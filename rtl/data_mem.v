==> flow/design.v <==
`timescale 1ns / 1ps
module data_mem #(parameter DATA_WIDTH = 32, ADDR_WIDTH = 32, MEM_SIZE = 64) (
    input       clk, wr_en,
	 input [2:0] funct3,
    input       [ADDR_WIDTH-1:0] wr_addr, wr_data,
    output    reg  [DATA_WIDTH-1:0] rd_data_mem
);
reg [DATA_WIDTH-1:0] data_ram [0:MEM_SIZE-1];
wire [ADDR_WIDTH-1:0] word_addr = wr_addr[ADDR_WIDTH-1:2] % 64;
always @(posedge clk) begin
	 if (wr_en) begin
        case (funct3[1:0])
            2'b00: begin  
                case (wr_addr[1:0])
                    2'b00: data_ram[word_addr] <= (data_ram[word_addr] & 32'hFFFFFF00) | (wr_data[7:0] << 0);   
                    2'b01: data_ram[word_addr] <= (data_ram[word_addr] & 32'hFFFF00FF) | (wr_data[7:0] << 8);   
                    2'b10: data_ram[word_addr] <= (data_ram[word_addr] & 32'hFF00FFFF) | (wr_data[7:0] << 16);  
                    2'b11: data_ram[word_addr] <= (data_ram[word_addr] & 32'h00FFFFFF) | (wr_data[7:0] << 24);  
                endcase
            end
            2'b01: begin  
                case (wr_addr[1])
                    1'b0: data_ram[word_addr] <= (data_ram[word_addr] & 32'hFFFF0000) | (wr_data[15:0] << 0);    
                    1'b1: data_ram[word_addr] <= (data_ram[word_addr] & 32'h0000FFFF) | (wr_data[15:0] << 16);   
                endcase
            end
            default: data_ram[word_addr] <= wr_data;   
        endcase
    end
end
always @(*) begin
    rd_data_mem = data_ram[word_addr]; 
    case (funct3[1:0])
        2'b00: begin   
            case (wr_addr[1:0])
                2'b00: rd_data_mem = {{24{~funct3[2] & data_ram[word_addr][7]}}, data_ram[word_addr][7:0]};   
                2'b01: rd_data_mem = {{24{~funct3[2] & data_ram[word_addr][15]}}, data_ram[word_addr][15:8]};  
                2'b10: rd_data_mem = {{24{~funct3[2] & data_ram[word_addr][23]}}, data_ram[word_addr][23:16]};  
                2'b11: rd_data_mem = {{24{~funct3[2] & data_ram[word_addr][31]}}, data_ram[word_addr][31:24]};  
            endcase
        end
        2'b01: begin   
            case (wr_addr[1])
                1'b0: rd_data_mem = {{16{~funct3[2] & data_ram[word_addr][15]}}, data_ram[word_addr][15:0]};    
                1'b1: rd_data_mem = {{16{~funct3[2] & data_ram[word_addr][31]}}, data_ram[word_addr][31:16]};   
            endcase
        end
        default: rd_data_mem = data_ram[word_addr];  
    endcase
end
endmodule
## Step by step through the tools: data_mem

Tool output for the design above, in the order of the flow.
Line numbers count from 1 in the design file above.
Operators carry their Yosys type and port widths (W data, S select, Z words).
Library cell names are shortened.
Not given: --

- Design top: data_mem
- Clock input: clk
- Standard-cell library: sky130hd
- Library corner: tt_025C_1v80

## Elaborated design

Yosys after proc, flatten, opt, wreduce and memory -nomap, before mapping. Enables and synchronous resets that opt folds into registers are not counted as muxes. Memory bits, and registers merged into a memory's read port (data or address), are not among the register bits. Print and check cells are not counted. Equal cells are merged and count once.
Memory sizes are those after Yosys's memory passes, which may raise the word count (mostly to a power of two), join words into wider ones and drop unused or constant bits.

- Memory cells: 1
- Register bits: 0
- Output and inout bits: 32
- RAM bits: 2048
- Elaborated cells: 79

Memories:

| name | depth | bits a word | read ports | write ports | line | text |
|---|---|---|---|---|---|---|
| data_ram | 64 | 32 | 1 | 1 | 8 | `reg [DATA_WIDTH-1:0] data_ram [0:MEM_SIZE-1];` |

- Reductions and logical operators: 7
- Bitwise operators: 18
- Eq/ne operators: 4
- Muxes and demuxes: 49

Operator list:

| operator | number |
|---|---|
| $mux W32 | 26 |
| $pmux W32 S4 | 1 |
| $pmux W32 S2 | 2 |
| $or A32 B16 Y32 | 2 |
| $or A16 B32 Y32 | 1 |
| $or A24 B32 Y32 | 1 |
| $or A32 B24 Y32 | 1 |
| $or A32 B8 Y32 | 1 |
| $mux W1 | 14 |
| $reduce_or A3 Y1 | 4 |
| $pmux W1 S2 | 6 |
| $or A1 B1 Y1 | 6 |
| $and A1 B1 Y1 | 4 |
| $eq A2 B1 Y1 const B | 2 |
| $eq A2 B2 Y1 const B | 2 |
| $logic_not A2 Y1 | 2 |
| $not A1 Y1 | 2 |
| $reduce_or A2 Y1 | 1 |

## Logic depth

Yosys ltp: most cells in a row. Word level: on the elaborated netlist, between registers, memories and ports. Mapped: between sequential cells and ports; inverters and the memories' decode and read muxes count.

- Depth after elaboration: 11
- ABC_AREA: 0
- Mapped depth: 16

## After synthesis

Yosys stat after the flow's synthesis: flattened, memories mapped to cells. It holds for the ABC_AREA given above (unset counts as 0); a run with the other value may have another netlist.

Cells by type:

| cell | number | total area (µm²) |
|---|---|---|
| edfxtp_1 | 2048 | 6.15E+04 |
| mux2i_1 | 243 | 2.43E+03 |
| a221oi_1 | 222 | 1.94E+03 |
| mux4_2 | 84 | 1.89E+03 |
| mux2_2 | 151 | 1.7E+03 |
| a22oi_1 | 196 | 1.47E+03 |
| nor2_1 | 192 | 720.691 |
| o21ai_0 | 137 | 685.658 |
| a21oi_1 | 122 | 610.586 |
| o22ai_1 | 96 | 600.576 |
| a221o_1 | 57 | 570.547 |
| buf_2 | 112 | 560.538 |
| nand2_1 | 147 | 551.779 |
| buf_6 | 36 | 405.389 |
| clkbuf_1 | 99 | 371.606 |
| a22o_1 | 38 | 332.819 |
| buf_4 | 31 | 232.723 |
| o2bb2ai_1 | 23 | 201.443 |

Not listed: further types 65, cells in them 424.

- Chip area (Yosys): 79946.7 µm²
- Sequential area: 61499.0 µm²
- Standard cells after synthesis: 4458
- Flip-flops: 2048

## Path before layout

Source: OpenSTA report_checks on the synthesized netlist (no wires, ideal clock, input and output delay 20% of the period each), path of least setup slack; recovery checks are left aside. Register names are those of the netlist, which keeps one name where synthesis merged equal registers.

- Kind: input to register
- Start point: input wr_addr[4]
- End point: memory data_ram[0][10]
- Input delay: 1.374 ns
- Setup slack: 0.356 ns
- Stages: 13
- Period: 6.87 ns
- Path delay: 5.140 ns
- Arrival time: 5.812 ns
- Synthesis period reached: 6.514 ns

"path delay" = arrival - input delay + setup time.
"stages": output pins that drive a net of the path, with the launching flip-flop's if there is one; two outputs of one cell count as two.
"synthesis period reached" = period - worst setup slack (recovery checks aside). The figure is calculated, with input and output delays left at 20% of the set period.

- Path through: buf_6 nor2b_1 clkbuf_1 buf_2 buf_2 buf_2 clkbuf_1 a22oi_1 o22ai_1 a22oi_1 nand4_1 a22oi_1 o21ai_0

RTL lines, path post-synthesis:

| element | line | text |
|---|---|---|
| start, declared | 5 | `input       [ADDR_WIDTH-1:0] wr_addr, wr_data,` |
| end, declared | 8 | `reg [DATA_WIDTH-1:0] data_ram [0:MEM_SIZE-1];` |

No chain of elaborated cells between the ends is given.

## Timing after layout

Path of least setup slack in the final report of run 1 (OpenROAD, finished layout, wires in). Where an end is a register, its clock arrival counts in the times.

- Kind: input to output
- Start point: input wr_addr[4]
- End point: output rd_data_mem[0]
- Output delay: 2.58 ns
- Input delay: 2.58 ns
- Arrival time: 8.11 ns
- Period: 12.9 ns
- Stages: 11
- Setup slack: 2.21 ns

The rows between start and end are the longest chain of elaborated cells between them; the timing report does not say that the signal goes this way. Where chains are equally long, one stands for them.
A line is the first line of the expression or statement that the cell stems from. Yosys adds cells for indexed reads and writes and turns some case tables into memories.
The chain passes a memory read, where the word-level depth is cut; so it can be longer than that depth.

- Path through: buf_8 buf_4 or2_2 o22ai_1 a221o_1 a221oi_1 o211ai_1 nor4_2 nor2_1 or3_1 clkdlybuf4s50_1
- Cells in the longest elaborated chain: 3

RTL lines, path post-layout:

| element | line | text |
|---|---|---|
| start, declared | 5 | `input       [ADDR_WIDTH-1:0] wr_addr, wr_data,` |
| $mem_v2 Z64 W32 | 8 | `reg [DATA_WIDTH-1:0] data_ram [0:MEM_SIZE-1];` |
| $pmux W32 S2 | 43 | `case (wr_addr[1])` |
| $pmux W32 S2 | 33 | `case (funct3[1:0])` |
| end, declared | 6 | `output    reg  [DATA_WIDTH-1:0] rd_data_mem` |

Below are 2 stored runs of the flow (Yosys, OpenROAD; platform sky130hd) on data_mem, each with its settings and what was measured, unordered. Constraints: input delay and output delay 20% of the set period each, output load 0.01 pF.
"achieved period" means the clock period less the worst setup slack. The figure is calculated, with input and output delays left at 20% of the set period.
"critical setup path time" means the part of the period allowed to the worst setup path (the constraints hold back 20% at inputs and 20% at outputs) less its slack; where the path has registers, the arrival times of their clocks count too.
By "total power of the final layout" is meant OpenSTA's value without simulated activity: inputs other than the clock are taken to toggle once in ten clock periods, and the tool carries that through the logic.

### Run 1

==> flow/run.sh <==
#!/bin/bash
# the make line also repeats the synthesis and layout settings of config.mk as NAME=value (left out here)
make -C /OpenROAD-flow-scripts/flow DESIGN_CONFIG=/design/flow/config.mk WORK_HOME=/design/flow/orfs CLKGATE_MAP_FILE= finish
==> flow/config.mk <==
export PLATFORM = sky130hd
export DESIGN_NAME = data_mem
export DESIGN_NICKNAME = data_mem
export VERILOG_FILES = /design/flow/design.v
export SDC_FILE = /design/flow/constraint.sdc
export NUM_CORES = 4
export LEC_CHECK = 0
export ABC_AREA = 0
export CAP_MARGIN = 20
export CELL_PAD_IN_SITES_DETAIL_PLACEMENT = 1
export CORE_ASPECT_RATIO = 1.48
export CORE_MARGIN = 6
export CORE_UTILIZATION = 44
export CTS_CLUSTER_DIAMETER = 287
export GPL_ROUTABILITY_DRIVEN = 0
export MAX_ROUTING_LAYER = met4
export PLACE_DENSITY_LB_ADDON = 0.09
export SETUP_SLACK_MARGIN = 1.13
export SLEW_MARGIN = 20
export TNS_END_PERCENT = 45
==> flow/constraint.sdc <==
create_clock -name core_clock -period 12.9 [get_ports {clk}]
set_input_delay 2.5800 -clock core_clock [delete_from_list [all_inputs] [get_ports {clk}]]
set_output_delay 2.5800 -clock core_clock [all_outputs]
set_load 0.01 [all_outputs]

Results of run 1:
- Utilization in the final report: 50.5%
- Setup slack of the critical path: 2.213 ns
- Total power of the final layout: 0.014381 W
- Synthesis area: 79946.7 µm²
- Critical setup path time: 5.53 ns
- Type of the worst setup path: input to output
- Summed negative setup slack: 0.000 ns
- Achieved period: 10.687 ns
- Standard-cell area after routing: 90844.6 µm²
- Die area: 192266.0 µm²
- Worst hold slack: 1.535 ns

### Run 2

==> flow/run.sh <==
#!/bin/bash
# the make line also repeats the synthesis and layout settings of config.mk as NAME=value (left out here)
make -C /OpenROAD-flow-scripts/flow DESIGN_CONFIG=/design/flow/config.mk WORK_HOME=/design/flow/orfs CLKGATE_MAP_FILE= finish
==> flow/config.mk <==
export PLATFORM = sky130hd
export DESIGN_NAME = data_mem
export DESIGN_NICKNAME = data_mem
export VERILOG_FILES = /design/flow/design.v
export SDC_FILE = /design/flow/constraint.sdc
export NUM_CORES = 4
export LEC_CHECK = 0
export CAP_MARGIN = 20
export CORE_MARGIN = 2
export CORE_UTILIZATION = 70
export SLEW_MARGIN = 20
==> flow/constraint.sdc <==
create_clock -name core_clock -period 7.72 [get_ports {clk}]
set_input_delay 1.5440 -clock core_clock [delete_from_list [all_inputs] [get_ports {clk}]]
set_output_delay 1.5440 -clock core_clock [all_outputs]
set_load 0.01 [all_outputs]

Results of run 2:
- Utilization in the final report: 81.1%
- Setup slack of the critical path: -0.220 ns
- Total power of the final layout: 0.024 W
- Synthesis area: 79946.7 µm²
- Critical setup path time: 4.85 ns
- Type of the worst setup path: input to output
- Summed negative setup slack: -0.241 ns
- Achieved period: 7.940 ns
- Standard-cell area after routing: 91631.6 µm²
- Die area: 116930.0 µm²
- Worst hold slack: 1.256 ns
